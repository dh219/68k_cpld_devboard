==> flow/design.v <==
`timescale 1ns / 1ps
module gotek_led(
	input CLK,
	input RESET,
	input HALT,
	input BR,
	input BG,
	input BGACK,
	input [2:0] FC,
	input RW,
	input AS,
	input LDS,
	input UDS,
	input DTACK,
	input BERR,
	input [2:0] IPL,
	input VPA,
	input VMA,
	input E,
	input [23:1] A,
	input [15:0] D,
	inout TP1,
	input P52,
	input P53,
	input P54,
	input P55,
	input P56,
	input P58,
	input P59,
	input P60,
	input P61,
	input P63,
	input P64,
	input P65,
	input P66,
	input P67,
	input P68,
	input P70,
	input P71,
	input P72,
	inout P50,  
	output P73	 
    );
    wire clk = E;
    reg tm_cs = 1'b0;
    wire tm_clk = P73;
    wire tm_dio = P50;
    localparam 
        HIGH    = 1'b1,
        LOW     = 1'b0;
    localparam [6:0]
        S_1     = 7'b0000110,
        S_2     = 7'b1011011,
        S_3     = 7'b1001111,
        S_4     = 7'b1100110,
        S_5     = 7'b1101101,
        S_6     = 7'b1111101,
        S_7     = 7'b0000111,
        S_8     = 7'b1111111,
        S_BLK   = 7'b0000000;
    localparam [7:0]
        C_READ  = 8'b01000010,
        C_WRITE = 8'b01000000,
        C_DISP  = 8'b10001111,
        C_ADDR  = 8'b11000000;
    localparam CLK_DIV = 19;  
    reg rst = HIGH;
    reg [5:0] instruction_step;
    reg [7:0] keys;
    reg [7:0] larson;
    reg larson_dir;
    reg [CLK_DIV:0] counter;
	 reg tm_rw = 1'b1;
	wire dio_in = P50;
    reg tm_latch;
	 wire busy;
    wire [7:0] tm_data, tm_in;
    reg [7:0] tm_out;
    assign tm_in = tm_data;
    assign tm_data = tm_rw ? tm_out : 8'hZZ;
    tm1638 u_tm1638 (
        .clk(clk),
        .rst(rst),
        .data_latch(tm_latch),
        .data(tm_data),
        .rw(tm_rw),
        .busy(busy),
        .sclk(tm_clk),
        .dio_in(dio_in),
        .dio_out(dio_out)
    );
    task display_digit;
        input [2:0] key;
        input [6:0] segs;
        begin
            tm_latch <= HIGH;
            if (keys[key])
                tm_out <= {1'b1, S_BLK[6:0]};  
            else
                tm_out <= {1'b0, segs};  
        end
    endtask
    task display_led;
        input [2:0] dot;
        begin
            tm_latch <= HIGH;
            tm_out <= {7'b0, larson[dot]};
        end
    endtask
    always @(posedge clk) begin
        if (rst) begin
            instruction_step <= 6'b0;
            tm_cs <= HIGH;
            tm_rw <= HIGH;
            rst <= LOW;
            counter <= 0;
            keys <= 8'b0;
            larson_dir <= 0;
            larson <= 8'b00010000;
        end else begin
            if (&counter) begin
                larson_dir <= larson[6] ? 0 : larson[1] ? 1 : larson_dir;
                if (larson_dir)
                    larson <= {larson[6:0], larson[7]};
                else
                    larson <= {larson[0], larson[7:1]};
            end
            if (counter[0] && ~busy) begin
                case (instruction_step)
                    1:  {tm_cs, tm_rw}     <= {LOW, HIGH};
                    2:  {tm_latch, tm_out} <= {HIGH, C_READ};  
                    3:  {tm_latch, tm_rw}  <= {HIGH, LOW};
                    4:  {keys[7], keys[3]} <= {tm_in[0], tm_in[4]};
                    5:  {tm_latch}         <= {HIGH};
                    6:  {keys[6], keys[2]} <= {tm_in[0], tm_in[4]};
                    7:  {tm_latch}         <= {HIGH};
                    8:  {keys[5], keys[1]} <= {tm_in[0], tm_in[4]};
                    9:  {tm_latch}         <= {HIGH};
                    10: {keys[4], keys[0]} <= {tm_in[0], tm_in[4]};
                    11: {tm_cs}            <= {HIGH};
                    12: {tm_cs, tm_rw}     <= {LOW, HIGH};
                    13: {tm_latch, tm_out} <= {HIGH, C_WRITE};  
                    14: {tm_cs}            <= {HIGH};
                    15: {tm_cs, tm_rw}     <= {LOW, HIGH};
                    16: {tm_latch, tm_out} <= {HIGH, C_ADDR};  
                    17: display_digit(3'd7, S_1);  
                    18: display_led(3'd0);         
                    19: display_digit(3'd6, S_2);  
                    20: display_led(3'd1);         
                    21: display_digit(3'd5, S_3);  
                    22: display_led(3'd2);         
                    23: display_digit(3'd4, S_4);  
                    24: display_led(3'd3);         
                    25: display_digit(3'd3, S_5);  
                    26: display_led(3'd4);         
                    27: display_digit(3'd2, S_6);  
                    28: display_led(3'd5);         
                    29: display_digit(3'd1, S_7);  
                    30: display_led(3'd6);         
                    31: display_digit(3'd0, S_8);  
                    32: display_led(3'd7);         
                    33: {tm_cs}            <= {HIGH};
                    34: {tm_cs, tm_rw}     <= {LOW, HIGH};
                    35: {tm_latch, tm_out} <= {HIGH, C_DISP};  
                    36: {tm_cs, instruction_step} <= {HIGH, 6'b0};
                endcase
                instruction_step <= instruction_step + 1;
            end else if (busy) begin
                tm_latch <= LOW;
            end
            counter <= counter + 1;
        end
    end
assign P50 = tm_rw ? dio_out : 1'bz;
assign P73 = tm_clk;
assign TP1 = 1'b0;
endmodule
module tm1638(
    input clk,
    input rst,
    input data_latch,
    input [7:0] data,
    input rw,
    output busy,
    output sclk,
    input  dio_in,
    output reg dio_out
    );
    localparam CLK_DIV = 3;  
    localparam CLK_DIV1 = CLK_DIV - 1;
    localparam [1:0]
        S_IDLE      = 2'h0,
        S_WAIT      = 2'h1,
        S_TRANSFER  = 2'h2;
    reg [1:0] cur_state, next_state;
    reg [CLK_DIV1:0] sclk_d, sclk_q;
    reg [7:0] data_d, data_q, data_out_d, data_out_q;
    reg   dio_out_d;
    reg [2:0] ctr_d, ctr_q;
    assign busy = cur_state != S_IDLE;
    assign sclk = ~((~sclk_q[CLK_DIV1]) & (cur_state == S_TRANSFER));
    always @(*)
    begin
        sclk_d = sclk_q;
        data_d = data_q;
        dio_out_d = dio_out;
        ctr_d = ctr_q;
        data_out_d = data_out_q;
        next_state = cur_state;
        case(cur_state)
            S_IDLE: begin
                sclk_d = 0;
                if (data_latch) begin
                    data_d = rw ? data : 8'b0;
                    next_state = S_WAIT;
                end
            end
            S_WAIT: begin
                sclk_d = sclk_q + 1;
                if (sclk_q == {1'b0, {CLK_DIV1{1'b1}}}) begin
                    sclk_d = 0;
                    next_state = S_TRANSFER;
                end
            end
            S_TRANSFER: begin
                sclk_d = sclk_q + 1;
                if (sclk_q == 0) begin
                    dio_out_d = data_q[0];
                end else if (sclk_q == {1'b0, {CLK_DIV1{1'b1}}}) begin
                    data_d = {dio_in, data_q[7:1]};
                end else if (&sclk_q) begin
                    ctr_d = ctr_q + 1;
                    if (&ctr_q) begin
                        next_state = S_IDLE;
                        data_out_d = data_q;
                        dio_out_d = 0;
                    end
                end
            end
            default:
                next_state = S_IDLE;
        endcase
    end
    always @(posedge clk)
    begin
        if (rst)
        begin
            cur_state <= S_IDLE;
            sclk_q <= 0;
            ctr_q <= 0;
            dio_out <= 0;
            data_q <= 0;
            data_out_q <= 0;
        end
        else
        begin
            cur_state <= next_state;
            sclk_q <= sclk_d;
            ctr_q <= ctr_d;
            dio_out <= dio_out_d;
            data_q <= data_d;
            data_out_q <= data_out_d;
        end
    end
endmodule
# == Reports on gotek_led ==
# Tool output for the design above, in the order of the flow.
# Line numbers count from 1 in the design file above.
# Cell names lack the library's common part.
# A cell with n/a has no value.
# inputs
design,gotek_led
clock,E
lib,sky130hd
lib_corner,tt_025C_1v80

# == After elaboration ==
# Source: Yosys, flattened and elaborated, memories not mapped. Widths are those after wreduce. Registers that Yosys merges into a memory's read port (data or address) are not register bits. Print and check cells do not count. Equal cells are merged and count once.
# word_totals
reg_bits,71
latch_bits,0
ram_bits,0
rom_bits,0
clocked_rd_ports_x_width,0
n_memories,0
in_bits,78
out_inout_bits,3
# op_classes
addsub,4
mul,0
n_div,0
compare,0
n_eq,44
n_shift,0
n_mux,36
bitwise,7
n_reduce_logical,29
# ops
operator,count
8-bit case mux with 20-bit select,1
8-bit two-way mux,14
6-bit by 5-bit == test with 1-bit output (second input constant),16
6-bit by 4-bit == test with 1-bit output (second input constant),6
24-bit OR reduction,1
6-bit by 3-bit == test with 1-bit output (second input constant),4
21-bit AND reduction,1
20-bit by 1-bit adder with 20-bit output (second input constant),1
20-bit AND reduction,1
20-bit nonzero test,1
6-bit == test (second input constant),3
2-bit inequality test (second input constant),8
8-bit case mux with 2-bit select,1
2-bit nonzero test,7
3-bit AND reduction,4
6-bit by 2-bit == test with 1-bit output (second input constant),2
6-bit AND reduction,2
2-bit two-way mux,6
2-bit AND reduction,5
1-bit two-way mux,10
3-bit case mux with 3-bit select,1
4-bit AND reduction,2
1-bit inverter,6
3-bit by 1-bit adder with 3-bit output (second input constant),2
6-bit by 1-bit adder with 6-bit output (second input constant),1
6-bit by 1-bit == test with 1-bit output (second input constant),1
2-bit case mux with 3-bit select,1
4-bit OR reduction,1
# Not listed: further kinds 11, cells in them 11.

# == Depth ==
# Longest topological path by Yosys (ltp), each cell counted once; first at word level (registers and memories cut), then after technology mapping (sequential cells cut; the memories' decode and read muxes count).
# depth
depth_word,6
abc_area,0
ltp_mapped,8
ltp_nobuf,7

# == Mapped cells and area ==
# The flow's flattened synthesis, as Yosys stat reports it; memories are mapped. The netlist is that of the ABC_AREA named above (0 if unset); the other value can give another one.
# mapped
stdcells,430
area_mm2,0.0038675
ff_cells,71
n_buf,28
# types
cell_type,count
dfxtp_1,62
edfxtp_1,9
mux2i_1,22
ha_1,17
nor2_1,46
a21oi_1,26
nand4_1,15
nor2b_1,14
nand2_1,23
nand3_1,16
a311oi_1,9
xnor2_1,9
xor2_1,9
a211oi_1,10
inv_1,17
o21ai_0,12
a22oi_1,7
clkbuf_1,14
# Other cell types: 45; their cells: 93.
# By module: a second synthesis without flattening, with its own total; a netlist apart from the flattened one above.
# hier_totals
hier_cells,433
hier_area_mm2,0.0038625
# Each row is one instance without its submodules.
# by_module
mod,instances,n_cells,area_mm2,seq_area_mm2
gotek_led,1,319,0.002819,0.0011711
tm1638,1,114,0.0010435,0.0003403

# == Worst setup path after synthesis ==
# OpenSTA on the mapped netlist: ideal clock, no wires. The path of least setup slack (recovery checks aside). Input and output delay are each 20% of the period. Register names are those of the netlist, which keeps one name where synthesis merged equal registers.
# synth_path
path_kind,reg-to-reg
startpoint,register instruction_step[0]
endpoint,register tm_out[0]
period_ps,2760
t_first_pin_ps,0
arrival_time_ps,2079
required_ps,2374
setup_slack_ps,295
path_delay_ps,2465
path_stages,7
n_path_buf,1
period_less_setup_slack_ps,2465
# "path_delay_ps" = arrival - input delay + setup time.
# "path_stages": output pins that drive a net of the path, with the launching flip-flop's if there is one; two outputs of one cell count as two.
# "period_less_setup_slack_ps" = period - worst setup slack (recovery checks aside). The figure is calculated, with input and output delays left at 20% of the set period.
# The rows between start and end are the longest chain of elaborated cells between them; the timing report does not say that the signal goes this way. Where chains are equally long, one stands for them.
# Each line given opens the expression or statement behind the cell; cells for indexed reads and writes are added by Yosys, which also makes memories of some case tables.
# The path ends at the enable pin of a flip-flop; only ways to that pin are counted.
# synth_via
path_cell_list,dfxtp_1 -> ha_1 -> clkbuf_1 -> nand4b_1 -> a21oi_1 -> and3b_1 -> a211oi_1
elab_chain_cells,3
# synth_rtl
item,line,source
"start, declared",68,reg [5:0] instruction_step;
"start, assigned",112,instruction_step <= 6'b0;
"start, assigned",167,instruction_step <= instruction_step + 1;
6-bit == test,129,case (instruction_step)
20-bit nonzero test,n/a,
3-bit AND reduction,n/a,
"end, declared",78,reg [7:0] tm_out;

# == Worst path after layout ==
# From the final timing report of record 2: the path of least setup slack in the routed layout; clock arrival at registers is part of the times.
# The path's times are printed in steps of 10 ps; the period is the one set.
# layout_path
path_kind,reg-to-output
startpoint,register u_tm1638.cur_state[0]
endpoint,output P73
period_ps,3220
out_delay_ps,640
t_first_pin_ps,350
arrival_time_ps,1950
required_ps,2580
setup_slack_ps,630
path_stages,5
n_path_buf,1
# The rows between start and end are the longest chain of elaborated cells between them; the timing report does not say that the signal goes this way. Where chains are equally long, one stands for them.
# layout_via
path_cell_list,dfxtp_1 -> inv_1 -> ha_1 -> nand2_1 -> clkdlybuf4s50_1
elab_chain_cells,3
# layout_rtl
item,line,source
"start, declared",195,"reg [1:0] cur_state, next_state;"
"start, assigned",248,cur_state <= S_IDLE;
"start, assigned",257,cur_state <= next_state;
2-bit == test,201,assign sclk = ~((~sclk_q[CLK_DIV1]) & (cur_state == S_TRANSFER));
1-bit AND,201,
1-bit inverter,201,
"end, declared",42,output P73

# gotek_led through Yosys and OpenROAD on sky130hd: 2 stored runs, unordered, with their settings and measured results. The constraints put input and output delay at 20% of the set period each and load the outputs with 0.01 pF.
# "period_reached_ps" means the clock period less the worst setup slack. The figure is calculated, with input and output delays left at 20% of the set period.
# "worst_path_time_ps" means the part of the period allowed to the worst setup path (the constraints hold back 20% at inputs and 20% at outputs) less its slack; where the path has registers, the arrival times of their clocks count too.
# "design_power_w" rests on the timing tool's default activity at the inputs, not on a simulated workload.
# "worst_path_time_ps" is given in steps of 10 ps.
# Among the settings, . means not set for that run.
# Results: . = not shown.
name,record 1,record 2
period_ns,2.61,3.22
CORE_UTILIZATION,55,40
PLACE_DENSITY_LB_ADDON,0.26,.
HOLD_SLACK_MARGIN,0.17,.
CELL_PAD_IN_SITES_GLOBAL_PLACEMENT,2,.
TNS_END_PERCENT,35,.
GPL_ROUTABILITY_DRIVEN,0,.
CTS_CLUSTER_SIZE,21,.
MAX_ROUTING_LAYER,met5,.
CAP_MARGIN,20,20
CORE_MARGIN,2,2
SLEW_MARGIN,20,20
period_reached_ps,.,2591
synth_chip_area_mm2,.,0.0038675
final_setup_ws_ps,.,629
design_power_w,.,0.001788
util_pct,.,45.0
finalCellArea_mm2,.,0.0041978
worst_path_time_ps,.,1950
worstPathKind,.,reg-to-output
final_hold_ws_ps,.,448
total_die_area_mm2,.,0.0104714
# Record 1: no final report: placement broke off with FLW-0024
